==> flow/design.v <==
module modify_instruction (qic_qimux_instruction,
                           is_lw,
                           is_sw,
                           is_aluimm,
			   is_aluimm_64,
			   is_alureg,
			   is_jalr, 
                           rd,
                           rs1,
                           rs2,
                           simm12,
			   opcode,
			   funct3,
			   funct7,
			   funct7_64,
			   imm5,
			   shamt,
			   shamt_64,
                           simm7,
                           qed_instruction);
   input [31:0] qic_qimux_instruction;
   wire [31:0]  instruction;
   assign instruction = qic_qimux_instruction;
   input [4:0] 	rd;
   input [4:0]  rs1;
   input [4:0]  rs2;
   input [6:0]  opcode;
   input [11:0] simm12;   
   input [2:0] 	funct3;
   input [6:0] 	funct7;
   input [5:0] 	funct7_64;
   input [4:0] 	imm5;   
   input [6:0] 	simm7;  
   input [4:0] 	shamt;  
   input [5:0] 	shamt_64;
   input 	is_lw;
   input 	is_sw;
   input 	is_aluimm;
   input 	is_aluimm_64;
   input 	is_alureg;  
   input	is_jalr;
   output [31:0] qed_instruction;
   wire [31:0]   ins_lw;
   wire [31:0]   ins_sw;
   wire [31:0]   ins_alureg;
   wire [31:0]   ins_aluimm;
   wire [31:0]   ins_aluimm_64;
   wire	[31:0]   ins_csr;
   wire [4:0]    new_rd;
   wire [4:0]    new_rs1;
   wire [4:0]    new_rs2;
   wire [11:0]   new_simm12;
   wire [6:0] 	 new_simm7;
   assign new_rd  = (rd  == 5'b00000) ? rd  : {1'b1, rd[3:0]};
   assign new_rs1 = (rs1 == 5'b00000) ? rs1 : {1'b1, rs1[3:0]};
   assign new_rs2 = (rs2 == 5'b00000) ? rs2 : {1'b1, rs2[3:0]};
   assign new_simm12 = {7'b0000001, simm12[6:0]};   
   assign new_simm7 =   7'b0000001;   
   assign ins_lw    = {new_simm12, 5'b0, funct3, new_rd, opcode};
   assign ins_sw    = {new_simm7, new_rs2, 5'b0, funct3, imm5, opcode};
   assign ins_aluimm = {simm12, new_rs1, funct3, new_rd, opcode};
   assign ins_alureg = {funct7, new_rs2, new_rs1, funct3, new_rd, opcode};
   assign ins_jalr = {simm12, new_rs1, funct3, new_rd, opcode};
   assign ins_csr = {simm12, rs1, funct3, new_rd, opcode};  
   assign qed_instruction = is_lw ? ins_lw : (is_sw ? ins_sw : (is_alureg ? ins_alureg : 
				((is_aluimm || is_aluimm_64) ? ins_aluimm : (is_jalr ? ins_jalr : instruction))));
endmodule  
module qed ( 
   qed_ifu_instruction, vld_out,
   rst, ena,
     clk,
    ifu_qed_instruction, exec_dup, stall_IF   
   );
   input rst;
   input ena;
   input clk;
   input exec_dup;
   input stall_IF;
   input [31:0] ifu_qed_instruction;
   output [31:0] qed_ifu_instruction;
   output        vld_out;
   wire [4:0] 	 rd;
   wire [4:0] 	 rs1;
   wire [4:0] 	 rs2;
   wire [6:0] 	 opcode;
   wire [11:0] 	 simm12;   
   wire [2:0] 	 funct3;
   wire [6:0] 	 funct7;
   wire [5:0] 	 funct7_64;  
   wire [4:0] 	 imm5;   
   wire [6:0] 	 simm7;  
   wire [4:0] 	 shamt;  
   wire [5:0] 	 shamt_64;  
   wire 	 is_lw;
   wire 	 is_sw;
   wire 	 is_aluimm;
   wire		 is_aluimm_64;  
   wire 	 is_alureg;  
   wire		 is_jalr;
   wire [31:0]	 qed_instruction;
   wire [31:0] 	 qic_qimux_instruction;
   qed_decoder dec (.ifu_qed_instruction(qic_qimux_instruction),
                    .is_lw          (is_lw),
                    .is_sw          (is_sw),
		    .is_alureg      (is_alureg),
		    .is_aluimm      (is_aluimm),
                    .is_aluimm_64   (is_aluimm_64),
		    .is_jalr	    (is_jalr), 
                    .rd             (rd),
                    .rs1            (rs1),
                    .rs2            (rs2),
                    .simm12         (simm12),
		    .opcode         (opcode),
		    .funct7         (funct7),
		    .funct7_64      (funct7_64),
		    .funct3         (funct3),
		    .imm5           (imm5),
		    .shamt          (shamt),
                    .shamt_64       (shamt_64),
                    .simm7          (simm7)
		    );
   modify_instruction minst (
                             .qed_instruction   (qed_instruction),
                             .qic_qimux_instruction(qic_qimux_instruction),
                             .is_lw      (is_lw),
                             .is_sw      (is_sw),
                             .is_aluimm  (is_aluimm),
                             .is_aluimm_64   (is_aluimm_64),
                             .is_alureg  (is_alureg),
  			     .is_jalr    (is_jalr),
                             .rd         (rd),
                             .rs1        (rs1),
                             .rs2        (rs2),
                             .simm12     (simm12),
			     .opcode     (opcode),
			     .funct3     (funct3),
			     .funct7     (funct7),
			     .funct7_64     (funct7_64),
			     .imm5       (imm5),
			     .shamt      (shamt),
			     .shamt_64      (shamt_64),
                             .simm7      (simm7));
   qed_instruction_mux imux ( 
                             .qed_ifu_instruction(qed_ifu_instruction),
                             .ifu_qed_instruction(ifu_qed_instruction),
                             .qed_instruction   (qed_instruction),
			     .exec_dup          (exec_dup),
                             .ena               (ena));
   qed_i_cache qic ( 
                    .qic_qimux_instruction(qic_qimux_instruction),
		    .vld_out(vld_out),
                    .clk                (clk),
                    .rst                (rst),
		    .exec_dup(exec_dup),
		    .IF_stall(stall_IF),
                    .ifu_qed_instruction(ifu_qed_instruction));
endmodule
module qed_decoder ( 
   is_lw, is_sw,is_aluimm,is_aluimm_64, is_alureg, is_jalr, rd, rs1, rs2, opcode, simm12, funct3, funct7, funct7_64,
   imm5,simm7, shamt, shamt_64,
   ifu_qed_instruction
   );
   input  [31:0] ifu_qed_instruction;
   wire   [31:0] instruction;
   assign instruction = ifu_qed_instruction;
   output [4:0]  rd;
   output [4:0]  rs1;
   output [4:0]  rs2;
   output [6:0]  opcode;
   output [11:0] simm12;   
   output [2:0] funct3;
   output [6:0] funct7;
   output [5:0] funct7_64;  
   output [4:0] imm5;   
   output [6:0] simm7;  
   output [4:0] shamt;  
   output [5:0] shamt_64;  
   output 	is_lw;
   output 	is_sw;
   output 	is_aluimm;
   output 	is_aluimm_64;
   output 	is_alureg;  
   output  	is_jalr; 
   assign opcode = instruction[6:0];
   assign rd = instruction[11:7];
   assign rs1 = instruction[19:15];
   assign rs2 = instruction[24:20];
   assign simm12 = instruction[31:20];
   assign simm7 = instruction[31:25];
   assign imm5 = instruction[11:7];
   assign shamt = instruction[24:20];
   assign shamt_64 = instruction[25:20];  
   assign funct3 = instruction[14:12];
   assign funct7 = instruction[31:25];
   assign funct7_64 = instruction[31:26];  
   assign is_lw = (((opcode==7'b0000011)||(opcode==7'b0000111))&&(funct3==3'b010)) || ((opcode==7'b0000111)&&(funct3==3'b011));  
   assign is_sw = (((opcode==7'b0100011)||(opcode==7'b0100111))&&(funct3==3'b010)) || ((opcode==7'b0100111)&&(funct3==3'b011));  
   assign is_alureg = (opcode==7'b0110011)||(opcode==7'b1010011);  
   assign is_aluimm = (opcode==7'b0010011); 
   assign is_aluimm_64 = (opcode==7'b0010011) && (((funct7_64==7'b000000) && (funct3==3'b001)) || ((funct7_64==7'b000000) && (funct3==3'b101)) || ((funct7_64==7'b010000) && (funct3==3'b101)));  
   assign is_jalr = (opcode==7'b1100111);  
endmodule  
module qed_i_cache ( 
   qic_qimux_instruction,
   vld_out,
   clk, rst,
   exec_dup, IF_stall,	    
   ifu_qed_instruction
   );
   parameter ICACHESIZE = 128;
   input         clk;
   input         rst;
   input 	 exec_dup;
   input 	 IF_stall;
   input [31:0]  ifu_qed_instruction;
   output [31:0] qic_qimux_instruction;
   output 	 vld_out;
   reg [31:0]    i_cache[ICACHESIZE-1:0];
   reg [5:0] 	 address_tail;   
   reg [5:0] 	 address_head;
   wire 	 is_empty;
   wire 	 is_full;
   wire [31:0]   instruction;
   wire 	 is_nop;
   wire 	 insert_cond ;
   wire 	 delete_cond;
   assign insert_cond = (~rst)&(~exec_dup)&(~is_nop)&(~IF_stall)&(~is_full);
   assign delete_cond = (~rst)&(exec_dup)&(~is_empty)&(~IF_stall);
   assign is_nop = (ifu_qed_instruction[6:0] == 7'b1111111);
   assign is_empty = (address_tail == address_head);
   assign is_full = ((address_tail + 1) == address_head);
   assign vld_out = (~insert_cond)&(~delete_cond) ? 1'b0 : 1'b1 ;
   always @(posedge clk)
     begin
        if (rst) begin
           address_tail <= 6'b0;
	   address_head <= 6'b0;
        end else if (insert_cond) begin
	   i_cache[address_tail] <= ifu_qed_instruction;
           address_tail <= address_tail + 1;
        end else if (delete_cond) begin
	   address_head <= address_head + 1;
	end
     end 
   assign instruction = i_cache[address_head];
   assign qic_qimux_instruction = insert_cond ? ifu_qed_instruction : (delete_cond ? instruction : 32'b1111111);  
endmodule  
module qed_instruction_mux ( 
   qed_ifu_instruction,
   ifu_qed_instruction, qed_instruction,
   ena, exec_dup
   );
   input [31:0] ifu_qed_instruction;
   input [31:0] qed_instruction;
   input 	exec_dup;
   input        ena;
   output [31:0] qed_ifu_instruction;
   assign qed_ifu_instruction = ena ? ((exec_dup == 1'b0) ? ifu_qed_instruction : qed_instruction) : 
                                ifu_qed_instruction;
endmodule  
# --- Tool chain data of qed ---
# What the tools print for qed, step after step.
# Lines are those of the file above, counted from 1.
# Cell names lack the library's common part.
design:
  top_module: "qed"
  clock: "clk"
  library: "sky130hd"
  pvt_corner: "tt_025C_1v80"

# --- Word level ---
# Yosys after proc, flatten, opt, wreduce and memory -nomap, before mapping. Print and check cells are not counted. Equal cells are merged and count once.
# Yosys's memory passes give these memory sizes; they may raise the number of words (mostly to a power of two), join words into wider ones and drop unused or constant bits.
bits:
  ff_bits: 12
  ram_bits: 4096
  clocked_rd_ports_x_width: 32
  memories: 1
  inputBits: 37
  output_inout_bits: 33
  wordCells: 79
mem_list:
  columns: ["memory", "size", "word_bits", "rd", "write_ports", "line_no", "rtl"]
  rows:
  - ["qic.i_cache", 128, 32, 1, 1, 218, "reg [31:0]    i_cache[ICACHESIZE-1:0];"]
op_classes:
  addsub: 2
  n_eq: 16
  mux: 21
  n_logic: 16
  reduce_and_logical: 21
ops:
  columns: ["operator", "n"]
  rows:
  - ["two-way mux 32 bit", 11]
  - ["== test 32 x 6 -> 1 bit", 1]
  - ["== test 7 x 6 -> 1 bit with constant B", 3]
  - ["== test 7 bit with constant B", 3]
  - ["zero test 5 bit", 3]
  - ["two-way mux 5 bit", 3]
  - ["two-way mux 7 bit", 2]
  - ["two-way mux 6 bit", 2]
  - ["AND 1 bit", 8]
  - ["logical AND 1 bit", 8]
  - ["logical OR 1 bit", 8]
  - ["inverter 1 bit", 8]
  - ["adder 6 x 1 -> 7 bit with constant B", 1]
  - ["== test 7 x 2 -> 1 bit with constant B", 1]
  - ["== test 7 x 3 -> 1 bit with constant B", 1]
  - ["== test 7 x 5 -> 1 bit with constant B", 1]
  - ["== test 3 x 2 -> 1 bit with constant B", 2]
  - ["adder 6 x 1 -> 6 bit with constant B", 1]
  - ["== test 6 x 5 -> 1 bit with constant B", 1]
  - ["== test 6 bit", 1]
  - ["zero test 6 bit", 1]
  - ["== test 3 x 1 -> 1 bit with constant B", 1]
  - ["== test 3 bit with constant B", 1]
  - ["two-way mux 1 bit", 3]
  - ["AND reduction 2 bit", 1]

# --- Depth ---
# Depth = most cells in a row (Yosys ltp): at word level without a register or memory, in the mapped netlist without a sequential cell, where the memories' decode and read muxes count.
depth:
  depth_word: 18
  abc_area: 0
  ltp_mapped: 16
  depth_no_buf: 10

# --- Netlist ---
# Source: synth_stat.txt of the flow (Yosys; design flattened, memories mapped). It holds for the ABC_AREA given above (unset counts as 0); a run with the other value may have another netlist.
# Totals and module areas in this step are rounded.
by_type:
  columns: ["type", "n", "type_area_um2"]
  rows:
  - ["edfxtp_1", 2048, 6.15E+04]
  - ["mux4_2", 577, 1.3E+04]
  - ["mux2i_1", 79, 790.758]
  - ["nor2_1", 107, 401.635]
  - ["dfxtp_1", 18, 360.346]
  - ["mux2_2", 30, 337.824]
  - ["nand2_1", 78, 292.781]
  - ["buf_2", 58, 290.278]
  - ["clkbuf_1", 64, 240.23]
  - ["buf_6", 16, 180.173]
  - ["buf_4", 21, 157.651]
  - ["o221ai_1", 17, 148.893]
  - ["o22ai_1", 23, 143.888]
  - ["o21ai_0", 28, 140.134]
  - ["nor2b_1", 19, 118.864]
  - ["a22oi_1", 15, 112.608]
  - ["xnor2_1", 12, 105.101]
  - ["a21oi_1", 20, 100.096]
# Not listed: further types 53, cells in them 223.
synth_totals:
  cells: 3453
  synth_area_um2: 80000
  sequential_area_um2: 61900
  ffs: 2066
  buf_cells: 188
# By module: a second synthesis without flattening, with its own total; a netlist apart from the flattened one above.
hier_totals:
  hier_cells: 3877
  area_unflattened_um2: 81700
# Each row is one instance without its submodules.
by_module:
  columns: ["mod", "n_inst", "n_cells", "area_um2", "mod_seq_area_um2"]
  rows:
  - ["qed_i_cache", 1, 3627, 79600, 61900]
  - ["modify_instruction", 1, 122, 801, 0.0]
  - ["qed_decoder", 1, 92, 691, 0.0]
  - ["qed_instruction_mux", 1, 36, 544, 0.0]
  - ["qed", 1, 0, 0.0, 0.0]

# --- Path before layout ---
# Source: OpenSTA report_checks on the synthesized netlist (no wires, ideal clock, input and output delay 20% of the period each), path of least setup slack; recovery checks are left aside. Register names are those of the netlist, which keeps one name where synthesis merged equal registers.
synth_path:
  kind: "flip-flop to output port"
  start: "reg (no name shown)"
  end: "out qed_ifu_instruction[28]"
  tclk_ps: 3900
  output_delay_ps: 780
  t_first_pin_ps: 0
  t_arrival_ps: 3391
  t_required_ps: 3120
  path_slack_ps: -271
  delay_ps: 3391
  stages: 13
  n_path_buf: 7
  synth_period_reached_ps: 4171
# "delay_ps" is the arrival time less input delay plus setup time.
# At an output port there is no setup time.
# "stages": output pins that drive a net of the path, with the launching flip-flop's if there is one; two outputs of one cell count as two.
# "synth_period_reached_ps" = period - worst setup slack (recovery checks aside). The figure is calculated, with input and output delays left at 20% of the set period.
synth_between:
  path_cell_list: "dfxtp_1 buf_2 buf_2 buf_2 buf_4 buf_2 clkbuf_1 clkbuf_1 mux4_2 mux4_2 mux4_2 nand2_1 o21ai_0"
synth_rtl:
  columns: ["element", "line_no", "rtl"]
  rows:
  - ["end: declaration", 80, "output [31:0] qed_ifu_instruction;"]
# No chain of elaborated cells between the ends is given.

# --- Worst path after layout ---
# Path of least setup slack in the final report of stored run 2 (OpenROAD, finished layout, wires in). Where an end is a register, its clock arrival counts in the times.
# The report prints the path's times to 10 ps; the period is as set.
layout_path:
  kind: "flip-flop to output port"
  start: "reg (no name shown)"
  end: "out qed_ifu_instruction[17]"
  tclk_ps: 3120
  output_delay_ps: 620
  t_first_pin_ps: 860
  t_arrival_ps: 4870
  t_required_ps: 2500
  path_slack_ps: -2370
  stages: 17
  n_path_buf: 9
layout_between:
  path_cell_list: "dfxtp_1 clkbuf_4 clkbuf_4 buf_4 clkbuf_8 o221ai_2 o211ai_1 o211ai_1 nor3_4 nor4_4 buf_4 buf_8 a21o_4 buf_12 buf_6 o21ai_4 buf_6"
layout_rtl:
  columns: ["element", "line_no", "rtl"]
  rows:
  - ["end: declaration", 80, "output [31:0] qed_ifu_instruction;"]
# No chain of elaborated cells between the ends is given.

# Below are 2 stored runs of the flow (Yosys, OpenROAD; platform sky130hd) on qed, each with its settings and what was measured, unordered. Constraints: input delay and output delay 20% of the set period each, output load 0.01 pF.
# "achievedPeriod_ps" means the clock period less the worst setup slack. The figure is calculated, with input and output delays left at 20% of the set period.
# "worstPathTime_ps" means the part of the period allowed to the worst setup path (the constraints hold back 20% at inputs and 20% at outputs) less its slack; where the path has registers, the arrival times of their clocks count too.
# "totalPower_mw" rests on the timing tool's default activity at the inputs, not on a simulated workload.
# "worstPathTime_ps" is given in steps of 10 ps.
# The measured numbers are rounded.
runs:
  - name: "stored run 1"
    settings:
      period_ns: 4.7
      CORE_UTILIZATION: 69
      SETUP_SLACK_MARGIN: 0.96
      PLACE_DENSITY_LB_ADDON: 0.06
      CORE_ASPECT_RATIO: 0.61
      CELL_PAD_IN_SITES_GLOBAL_PLACEMENT: 2
      CELL_PAD_IN_SITES_DETAIL_PLACEMENT: 2
      ABC_AREA: 0
      GPL_TIMING_DRIVEN: 1
      GPL_ROUTABILITY_DRIVEN: 1
      CAP_MARGIN: 20
      CORE_MARGIN: 2
      SLEW_MARGIN: 20
    outcome: "no final report: placement broke off with DPL-0033"
  - name: "stored run 2"
    settings:
      period_ns: 3.12
      CORE_UTILIZATION: 30
      SETUP_SLACK_MARGIN: 0.52
      PLACE_DENSITY_LB_ADDON: 0.07
      GPL_TIMING_DRIVEN: 0
      GPL_ROUTABILITY_DRIVEN: 1
      CTS_CLUSTER_SIZE: 79
      CTS_CLUSTER_DIAMETER: 323
      CAP_MARGIN: 35
      SLEW_MARGIN: 35
      MIN_ROUTING_LAYER: "met1"
      MAX_ROUTING_LAYER: "met4"
      CORE_MARGIN: 2
    results:
      post_synth_area_um2: 80000
      dieArea_um2: 271000
      post_route_stdcell_area_um2: 99900
      finalUtil_pct: 37.7
      timing.setup.ws_ps: -2370
      timing.setup.tns_ps: -919000
      ws_hold_ps: 77
      totalPower_mw: 41.8
      achievedPeriod_ps: 5493
      worstPathTime_ps: 4870
      worst_path_kind: "flip-flop to output port"
